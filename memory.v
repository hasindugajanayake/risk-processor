==> flow/design.v <==
module memory(read,addr,write,memread,memwrite,clock);
input [15:0] addr,write;
input memread,memwrite,clock;
output reg [15:0] read;
reg [15:0]reg_file[32:0];
always @(posedge clock)
begin
	if(memwrite == 1)
		begin
		reg_file[addr]	= write;
		end
	else if(memread == 1)
		begin
		read = reg_file[addr];
		end
end
endmodule
-- Reports on memory
What the tools print for memory, step after step.
Line numbers count from 1 in the design file above.
Operators: Yosys type, input widths -> output width; for muxes data width and select width s.
Library cell names are shortened.
A cell with n/a has no value.
- top module: memory
- clock: clock
- cell library: sky130hd
- library corner: tt_025C_1v80

-- Elaborated design
Source: Yosys, flattened and elaborated. Widths are those after wreduce. Registers that Yosys merges into a memory's read port (data or address) are not register bits. Print and check cells do not count. Equal cells are merged and count once.
- bits of input ports: 35
- noted ROM bits: 0
- bits in latches: 0
- cells after elaboration at 103
- noted output and inout bits: 16
- word width x clocked read ports: 0
- register bits after elaboration at 544
- memory bits (writable) at 0
- memory cells: 0
- noted $mul: 0
- noted multiplexer cells: 1
- magnitude comparators: 0
- noted bitwise logic cells: 1
- noted add/subtract/negate cells: 0
- reduce/logical cells at 35
- shift-type cells: 0
- noted div/mod/pow operators: 0
- equal/unequal tests: 32
- operators with widths (operator ; count):
    $pmux 16 s33 ; 1
    $eq 6x5->1 const B ; 16
    $reduce_and 2->1 ; 34
    $eq 6x4->1 const B ; 8
    $eq 6x3->1 const B ; 4
    $eq 6x2->1 const B ; 2
    $eq 6x1->1 const B ; 1
    $eq 6x6->1 const B ; 1
    $logic_not 6->1 ; 1
    $not 1->1 ; 1

-- Logic depth
Yosys ltp: most cells in a row. Word level: on the elaborated netlist, between registers, memories and ports. Mapped: between sequential cells and ports; inverters and the memories' decode and read muxes count.
- depth in word-level cells: 2
- ABC_AREA: 0
- gate-level depth with buffers: 9
- noted depth with buffers taken out: 5

-- Synthesis result
Source: synth_stat.txt of the flow (Yosys; design flattened, memories mapped). It holds for the ABC_AREA given above (unset counts as 0); a run with the other value may have another netlist.
The area totals of this step are shown rounded.
- cell types (cell ; count ; total area (µm²)):
    edfxtp_1 ; 544 ; 1.63E+04
    nand3_1 ; 110 ; 550.528
    mux2i_1 ; 44 ; 440.422
    a22o_1 ; 49 ; 429.162
    a22oi_1 ; 49 ; 367.853
    mux2_2 ; 22 ; 247.738
    nand4_1 ; 34 ; 212.704
    nor2_1 ; 48 ; 180.173
    buf_2 ; 35 ; 175.168
    a2111oi_0 ; 14 ; 122.618
    buf_6 ; 10 ; 112.608
    a2111oi_2 ; 7 ; 105.101
    a221oi_1 ; 12 ; 105.101
    o2111a_1 ; 9 ; 101.347
    and3_1 ; 16 ; 100.096
    a222oi_1 ; 9 ; 90.086
    nand2_1 ; 23 ; 86.333
    buf_4 ; 11 ; 82.579
Other cell types: 46; their cells: 145.
- buffers: 79
- noted cell area after synthesis: 21000 µm²
- noted mapped flip-flops: 544
- mapped cells: 1191
- area of sequential cells at 16000 µm²

-- Timing after synthesis
Source: OpenSTA report_checks on the synthesized netlist (no wires, ideal clock, input and output delay 20% of the period each), path of least setup slack; recovery checks are left aside. Register names are those of the netlist, which keeps one name where synthesis merged equal registers.
- path type: input port to flip-flop
- start point: input addr[3]
- end point: register reg_file[2][0]
- noted stages on the path: 6
- noted path delay: 2.926 ns
- input delay at 0.788 ns
- path buffers at 5
- noted clock period: 3.94 ns
- time at the first pin: 0.788 ns
- library setup time at 0.430 ns
- setup slack at 0.226 ns
- data required time: 3.510 ns
- arrival at 3.284 ns
- noted synthesis period reached: 3.714 ns
"path delay" = arrival - input delay + setup time.
"stages on the path": output pins that drive a net of the path, with the launching flip-flop's if there is one; two outputs of one cell count as two.
"synthesis period reached" is the clock period less the worst setup slack; recovery checks do not enter. This is arithmetic on one report: input and output delays are still those of the set period (20% each).
The rows between start and end are the longest chain of elaborated cells between them; the timing report does not say that the signal goes this way. Where chains are equally long, one stands for them.
A line is the first line of the expression or statement that the cell stems from. Yosys adds cells for indexed reads and writes and turns some case tables into memories.
Where a signal picks the word or bit written, the line may be left out of the assigning lines.
- cells stage by stage: buf_4 buf_6 buf_4 buf_4 buf_4 nor4_1
- noted cells in the longest elaborated chain: 2
- elaborated cells on any way between the ends: 2
- those cells by class: eq/ne (1); reduce/logical (1)
- ends and longest elaborated chain, after synthesis (element ; line ; RTL):
    start: declaration ; 2 ; input [15:0] addr,write;
    $eq 6x2->1 ; 10 ; reg_file[addr] = write;
    $reduce_and 2->1 ; n/a ;
    end: declaration ; 5 ; reg [15:0]reg_file[32:0];

-- Timing after layout
Path of least setup slack in the final report of stored run 1 (OpenROAD, finished layout, wires in). Where an end is a register, its clock arrival counts in the times.
- path type: input port to flip-flop
- start point: input addr[1]
- end point: register read[8]
- data required time: 3.60 ns
- input delay at 0.66 ns
- noted stages on the path: 8
- arrival at 3.07 ns
- library setup time at 0.28 ns
- setup slack at 0.52 ns
- path buffers at 3
- noted clock period: 3.3 ns
- time at the first pin: 0.66 ns
The rows between start and end are the longest chain of elaborated cells between them; the timing report does not say that the signal goes this way. Where chains are equally long, one stands for them.
- cells stage by stage: clkdlybuf4s50_1 buf_12 and4bb_2 nand2_2 buf_12 a2bb2oi_1 and4_1 nand3_1
- noted cells in the longest elaborated chain: 2
- elaborated cells on any way between the ends: 34
- those cells by class: eq/ne (32); mux (1); reduce/logical (1)
- ends and longest elaborated chain, post-layout (element ; line ; RTL):
    start: declaration ; 2 ; input [15:0] addr,write;
    $eq 6x6->1 ; 14 ; read = reg_file[addr];
    $pmux 16 s33 ; 14 ;
    end: assignment ; 14 ;
    end: declaration ; 4 ; output reg [15:0] read;

==> runs of memory <==
Stored flow runs of memory (2 of them; Yosys, OpenROAD, sky130hd). They differ in their settings and are not a sequence. Constraints: input delay and output delay 20% of the set period each, output load 0.01 pF.
"period achieved" = clock period - worst setup slack. The figure is calculated, with input and output delays left at 20% of the set period.
By "time on the worst setup path" is meant the share of the clock period that the worst setup path is allowed (20% is reserved at inputs, 20% at outputs), minus its slack. Clock arrival times at its registers enter into it.
"total design power": no workload was simulated; the value follows from the tool's default switching activity.
Measured values are rounded.

Stored run 1
Settings were period_ns = 3.3; CORE_UTILIZATION = 43; SETUP_SLACK_MARGIN = 0.56; CORE_ASPECT_RATIO = 1.35; GPL_TIMING_DRIVEN = 1; CTS_CLUSTER_SIZE = 47; SLEW_MARGIN = 5; MIN_ROUTING_LAYER = met2; CAP_MARGIN = 20; CORE_MARGIN = 2
- noted the period achieved: 2.778 ns
- standard-cell area of the final layout: 25000 µm²
- noted the utilization: 52 %
- time on the worst setup path at 2.12 ns
- worst setup path kind: input port to flip-flop
- total die area: 51000 µm²
- noted the smallest hold slack: 0.58 ns
- netlist area reported by Yosys at 21000 µm²
- total design power at 14000 uW
- smallest setup slack: 0.52 ns
- total negative slack at 0.000 ns

Stored run 2
Settings were period_ns = 2.48; CORE_UTILIZATION = 63; SETUP_SLACK_MARGIN = 0.28; PLACE_DENSITY_LB_ADDON = 0.14; CORE_MARGIN = 8; CELL_PAD_IN_SITES_GLOBAL_PLACEMENT = 3; CELL_PAD_IN_SITES_DETAIL_PLACEMENT = 1; CTS_CLUSTER_SIZE = 28; CTS_CLUSTER_DIAMETER = 123; CAP_MARGIN = 10; MAX_ROUTING_LAYER = met5; SLEW_MARGIN = 20
- noted the smallest hold slack: 0.63 ns
- time on the worst setup path at 1.98 ns
- worst setup path kind: input port to flip-flop
- standard-cell area of the final layout: 26000 µm²
- netlist area reported by Yosys at 21000 µm²
- noted the period achieved: 2.477 ns
- total negative slack at 0.000 ns
- total design power at 16000 uW
- smallest setup slack: 0.003 ns
- total die area: 39000 µm²
- noted the utilization: 77 %
